==> flow/design.v <==
module PA_fifo #(
    parameter SIZE_DATA  = 8,
    parameter SIZE_DEPTH = 2048
)(
    input  wire i_clk                        ,  
    input  wire i_rst_n                      ,  
    input  wire i_wr_en                      ,  
    input  wire i_rd_en                      ,  
    input  wire [SIZE_DATA-1:0] i_data       ,  
    output reg  [SIZE_DATA-1:0] o_data       ,  
    output reg  o_fifo_full                  ,  
    output reg  o_fifo_empty                  
);
localparam SIZE_ADDR = $clog2(SIZE_DEPTH);
reg [SIZE_ADDR:0] ptr_wr, n_ptr_wr, ptr_rd, n_ptr_rd;  
assign o_fifo_empty = (ptr_rd == ptr_wr) ? 1 : 0;
assign o_fifo_full = (~|(ptr_rd[SIZE_ADDR-1:0] ^ ptr_wr[SIZE_ADDR-1:0])) & (ptr_rd[SIZE_ADDR] ^ ptr_wr[SIZE_ADDR]);
wire w_update_wr;
wire w_update_rd;
assign w_update_wr = (i_wr_en & ~o_fifo_full);  
assign w_update_rd = (i_rd_en & ~o_fifo_empty);  
assign n_ptr_wr = (w_update_wr) ? (ptr_wr + 1) : ptr_wr;  
assign n_ptr_rd = (w_update_rd) ? (ptr_rd + 1) : ptr_rd;  
always_ff @( posedge i_clk or negedge i_rst_n ) begin : proc_point
    if(~i_rst_n) begin
        ptr_wr <= '0;
        ptr_rd <= '0;
    end else begin
        if (w_update_wr) begin
            ptr_wr <= n_ptr_wr;
        end
        if (w_update_rd) begin
            ptr_rd <= n_ptr_rd;
        end
    end
end
reg [SIZE_DATA-1:0] fifo_mem [0:SIZE_DEPTH-1];  
always_ff @(posedge i_clk or negedge i_rst_n) begin : proc_fifo_write
    if(~i_rst_n) begin
        o_data <= '0;
    end else begin
        if(w_update_wr) begin
            fifo_mem[ptr_wr[SIZE_ADDR-1:0]] <= i_data;  
        end else begin
            fifo_mem[ptr_wr[SIZE_ADDR-1:0]] <= fifo_mem[ptr_wr[SIZE_ADDR-1:0]];  
        end
    end
end
always_ff @( posedge i_clk or negedge i_rst_n ) begin : proc_fifo_read
    if(~i_rst_n) begin
        o_data <= '0;
    end else begin
        if(w_update_rd) begin
            o_data <= fifo_mem[ptr_rd[SIZE_ADDR-1:0]];  
        end else begin
            o_data <= o_data;  
        end
    end
end
endmodule
Reports on PA_fifo
Tool output for the design above, in the order of the flow.
Lines are those of the file above, counted from 1.
{ "design": {"top_module": "PA_fifo", "clock": "i_clk", "library": "sky130hd", "corner": "tt_025C_1v80"} }

After elaboration
Yosys after proc, flatten, opt, wreduce and memory -nomap, before mapping. Enables and synchronous resets that opt folds into registers are not counted as muxes. Print and check cells are not counted. Equal cells are merged and count once.
{ "bits": {"output_inout_bits": 10, "in_bits": 12, "wordCells": 15, "regBits": 24} }
{ "op_classes": {"reduce_and_logical": 2, "n_addsub": 2, "bitwise": 7, "muxes": 1, "eq_ne": 1} }
{ "ops": {"columns": ["operator", "count"], "rows": [
  ["12-bit by 1-bit adder with 12-bit output with constant B", 2],
  ["12-bit == test", 1],
  ["11-bit XOR", 1],
  ["11-bit OR reduction", 1],
  ["1-bit AND", 3],
  ["1-bit inverter", 2],
  ["1-bit XOR", 1],
  ["1-bit zero test", 1],
  ["1-bit 2-to-1 mux", 1]
]} }

Longest topological paths
Yosys ltp: most cells in a row. Word level: on the elaborated netlist, between registers, memories and ports. Mapped: between sequential cells and ports; inverters and the memories' decode and read muxes count.
{ "logic_depth": {"depth_word": 6, "abc_area": 0, "depth_mapped": 7} }

After synthesis
Source: synth_stat.txt of the flow (Yosys; design flattened, memories mapped). It holds for the ABC_AREA given above (unset counts as 0); a run with the other value may have another netlist.
{ "by_type": {"columns": ["cell", "count"], "rows": [
  ["sky130_fd_sc_hd__dfrtp_1", 24],
  ["sky130_fd_sc_hd__xnor2_1", 20],
  ["sky130_fd_sc_hd__xor2_1", 14],
  ["sky130_fd_sc_hd__buf_4", 8],
  ["sky130_fd_sc_hd__nand3_1", 10],
  ["sky130_fd_sc_hd__nand4_1", 5],
  ["sky130_fd_sc_hd__nand2_1", 8],
  ["sky130_fd_sc_hd__ha_1", 2],
  ["sky130_fd_sc_hd__nor3b_1", 3],
  ["sky130_fd_sc_hd__nor3_1", 4],
  ["sky130_fd_sc_hd__and3_1", 3],
  ["sky130_fd_sc_hd__nor2_1", 5],
  ["sky130_fd_sc_hd__mux2_4", 1],
  ["sky130_fd_sc_hd__nand3b_1", 2],
  ["sky130_fd_sc_hd__nor4b_2", 1],
  ["sky130_fd_sc_hd__nor4_1", 2],
  ["sky130_fd_sc_hd__buf_6", 1],
  ["sky130_fd_sc_hd__mux2_2", 1]
]} }
Not listed: further types 8, cells in them 8.
{ "mapped": {"cells": 122, "ff_cells": 24, "synth_area_um2": 1307.5, "seq_area_um2": 600.6} }

Worst setup path after synthesis
OpenSTA on the mapped netlist: ideal clock, no wires. The path of least setup slack (recovery checks aside). Input and output delay are each 20% of the period. Register names are those of the netlist, which keeps one name where synthesis merged equal registers.
{ "synth_timing": {"kind": "reg2reg", "from": "reg ptr_wr[2]", "to": "reg ptr_rd[1]", "slack_ns": 0.128, "driving_pins": 7, "clock_period_ns": 1.94, "path_delay_ns": 1.812, "t_arrival_ns": 1.687, "period_less_setup_slack_ns": 1.812} }
"path_delay_ns" = arrival - input delay + setup time.
"driving_pins" counts driving pins, that of a launching flip-flop among them; a cell with two outputs on the path counts twice.
"period_less_setup_slack_ns" is the clock period less the worst setup slack; recovery checks do not enter. This is arithmetic on one report: input and output delays are still those of the set period (20% each).
The rows between start and end are the longest chain of elaborated cells between them; the timing report does not say that the signal goes this way. Where chains are equally long, one stands for them.
Each line given opens the expression or statement behind the cell; cells for indexed reads and writes are added by Yosys, which also makes memories of some case tables.
{ "synth_between": {"path_cell_list": "sky130_fd_sc_hd__dfrtp_1 > sky130_fd_sc_hd__xnor2_1 > sky130_fd_sc_hd__nand3_1 > sky130_fd_sc_hd__or4_1 > sky130_fd_sc_hd__buf_6 > sky130_fd_sc_hd__nand2_4 > sky130_fd_sc_hd__mux2_4", "elab_chain_len": 4} }
{ "synth_lines": {"columns": ["element", "line", "rtl"], "rows": [
  ["start, declared", 15, "reg [SIZE_ADDR:0] ptr_wr, n_ptr_wr, ptr_rd, n_ptr_rd;"],
  ["start, assigned", 26, "ptr_wr <= '0;"],
  ["start, assigned", 30, "ptr_wr <= n_ptr_wr;"],
  ["12-bit == test", 16, "assign o_fifo_empty = (ptr_rd == ptr_wr) ? 1 : 0;"],
  ["1-bit 2-to-1 mux", 16, null],
  ["1-bit inverter", 21, "assign w_update_rd = (i_rd_en & ~o_fifo_empty);"],
  ["1-bit AND", 21, null],
  ["end, assigned", 27, "ptr_rd <= '0;"],
  ["end, assigned", 33, "ptr_rd <= n_ptr_rd;"],
  ["end, declared", 15, null]
]} }

Worst path after layout
Path of least setup slack in the final report of flow run A (OpenROAD, finished layout, wires in). Where an end is a register, its clock arrival counts in the times.
{ "layout_timing": {"kind": "reg2out", "from": "reg ptr_wr[3]", "to": "out o_fifo_full", "t_arrival_ns": 2.41, "driving_pins": 6, "out_delay_ns": 0.69, "clock_period_ns": 3.45, "slack_ns": 0.35} }
The rows between start and end are the longest chain of elaborated cells between them; the timing report does not say that the signal goes this way. Where chains are equally long, one stands for them.
{ "layout_between": {"path_cell_list": "sky130_fd_sc_hd__dfrtp_1 > sky130_fd_sc_hd__xnor2_1 > sky130_fd_sc_hd__nand4_1 > sky130_fd_sc_hd__nor4_1 > sky130_fd_sc_hd__buf_2 > sky130_fd_sc_hd__clkdlybuf4s50_1", "elab_chain_len": 4} }
{ "layout_lines": {"columns": ["element", "line", "rtl"], "rows": [
  ["start, declared", 15, "reg [SIZE_ADDR:0] ptr_wr, n_ptr_wr, ptr_rd, n_ptr_rd;"],
  ["start, assigned", 26, "ptr_wr <= '0;"],
  ["start, assigned", 30, "ptr_wr <= n_ptr_wr;"],
  ["11-bit XOR", 17, "assign o_fifo_full = (~|(ptr_rd[SIZE_ADDR-1:0] ^ ptr_wr[SIZE_ADDR-1:0])) & (ptr_rd[SIZE_ADDR] ^ ptr_wr[SIZE_AD ..."],
  ["11-bit OR reduction", 17, null],
  ["1-bit zero test", 17, null],
  ["1-bit AND", 17, null],
  ["end, declared", 11, "output reg  o_fifo_full                  ,"]
]} }

==> runs of PA_fifo <==
Module PA_fifo, platform sky130hd: 2 stored runs of the flow (Yosys, OpenROAD) with differing settings, in no particular order. Input and output delays are each 20% of the period that was set; the output load is 0.01 pF.
"period_reached_ns" is the run's clock period less its worst setup slack. It is reckoned from that one timing run; input and output delays stay at 20% of the period that was set.
"worst_path_time_ns": the worst setup path's part of the clock period (all of it between registers, 20% less for each end at a port) less its slack. A launch clock that arrives late makes it longer, a capture clock that arrives late makes it shorter.
"design_power_uw" is the tool's figure for a default switching activity; nothing was simulated.
[
  {
    "run": "flow run A",
    "settings": { "period_ns": 3.45, "CORE_UTILIZATION": 44, "CELL_PAD_IN_SITES_DETAIL_PLACEMENT": 0, "GPL_TIMING_DRIVEN": 0, "CTS_CLUSTER_DIAMETER": 211, "MIN_ROUTING_LAYER": "met2", "CAP_MARGIN": 20, "CORE_MARGIN": 2, "SLEW_MARGIN": 20 },
    "results": { "synthArea_um2": 1307.5, "die_area_um2": 3423.4, "finish.stdcell_area_um2": 1453.9, "setup_ws_ns": 0.352, "design_power_uw": 943.1, "period_reached_ns": 3.098, "worst_path_time_ns": 2.41, "critical_path_type": "reg2out" }
  },
  {
    "run": "flow run B",
    "settings": { "period_ns": 1.15, "CORE_UTILIZATION": 24, "PLACE_DENSITY_LB_ADDON": 0.04, "CORE_ASPECT_RATIO": 1.04, "CORE_MARGIN": 5, "CELL_PAD_IN_SITES_GLOBAL_PLACEMENT": 3, "GPL_TIMING_DRIVEN": 1, "CTS_CLUSTER_DIAMETER": 233, "CAP_MARGIN": 35, "MIN_ROUTING_LAYER": "met1", "MAX_ROUTING_LAYER": "met5", "SLEW_MARGIN": 20 },
    "results": { "synthArea_um2": 1307.5, "die_area_um2": 7024.1, "finish.stdcell_area_um2": 1945.6, "setup_ws_ns": -0.855, "design_power_uw": 3725, "period_reached_ns": 2.005, "worst_path_time_ns": 1.77, "critical_path_type": "reg2out" }
  }
]
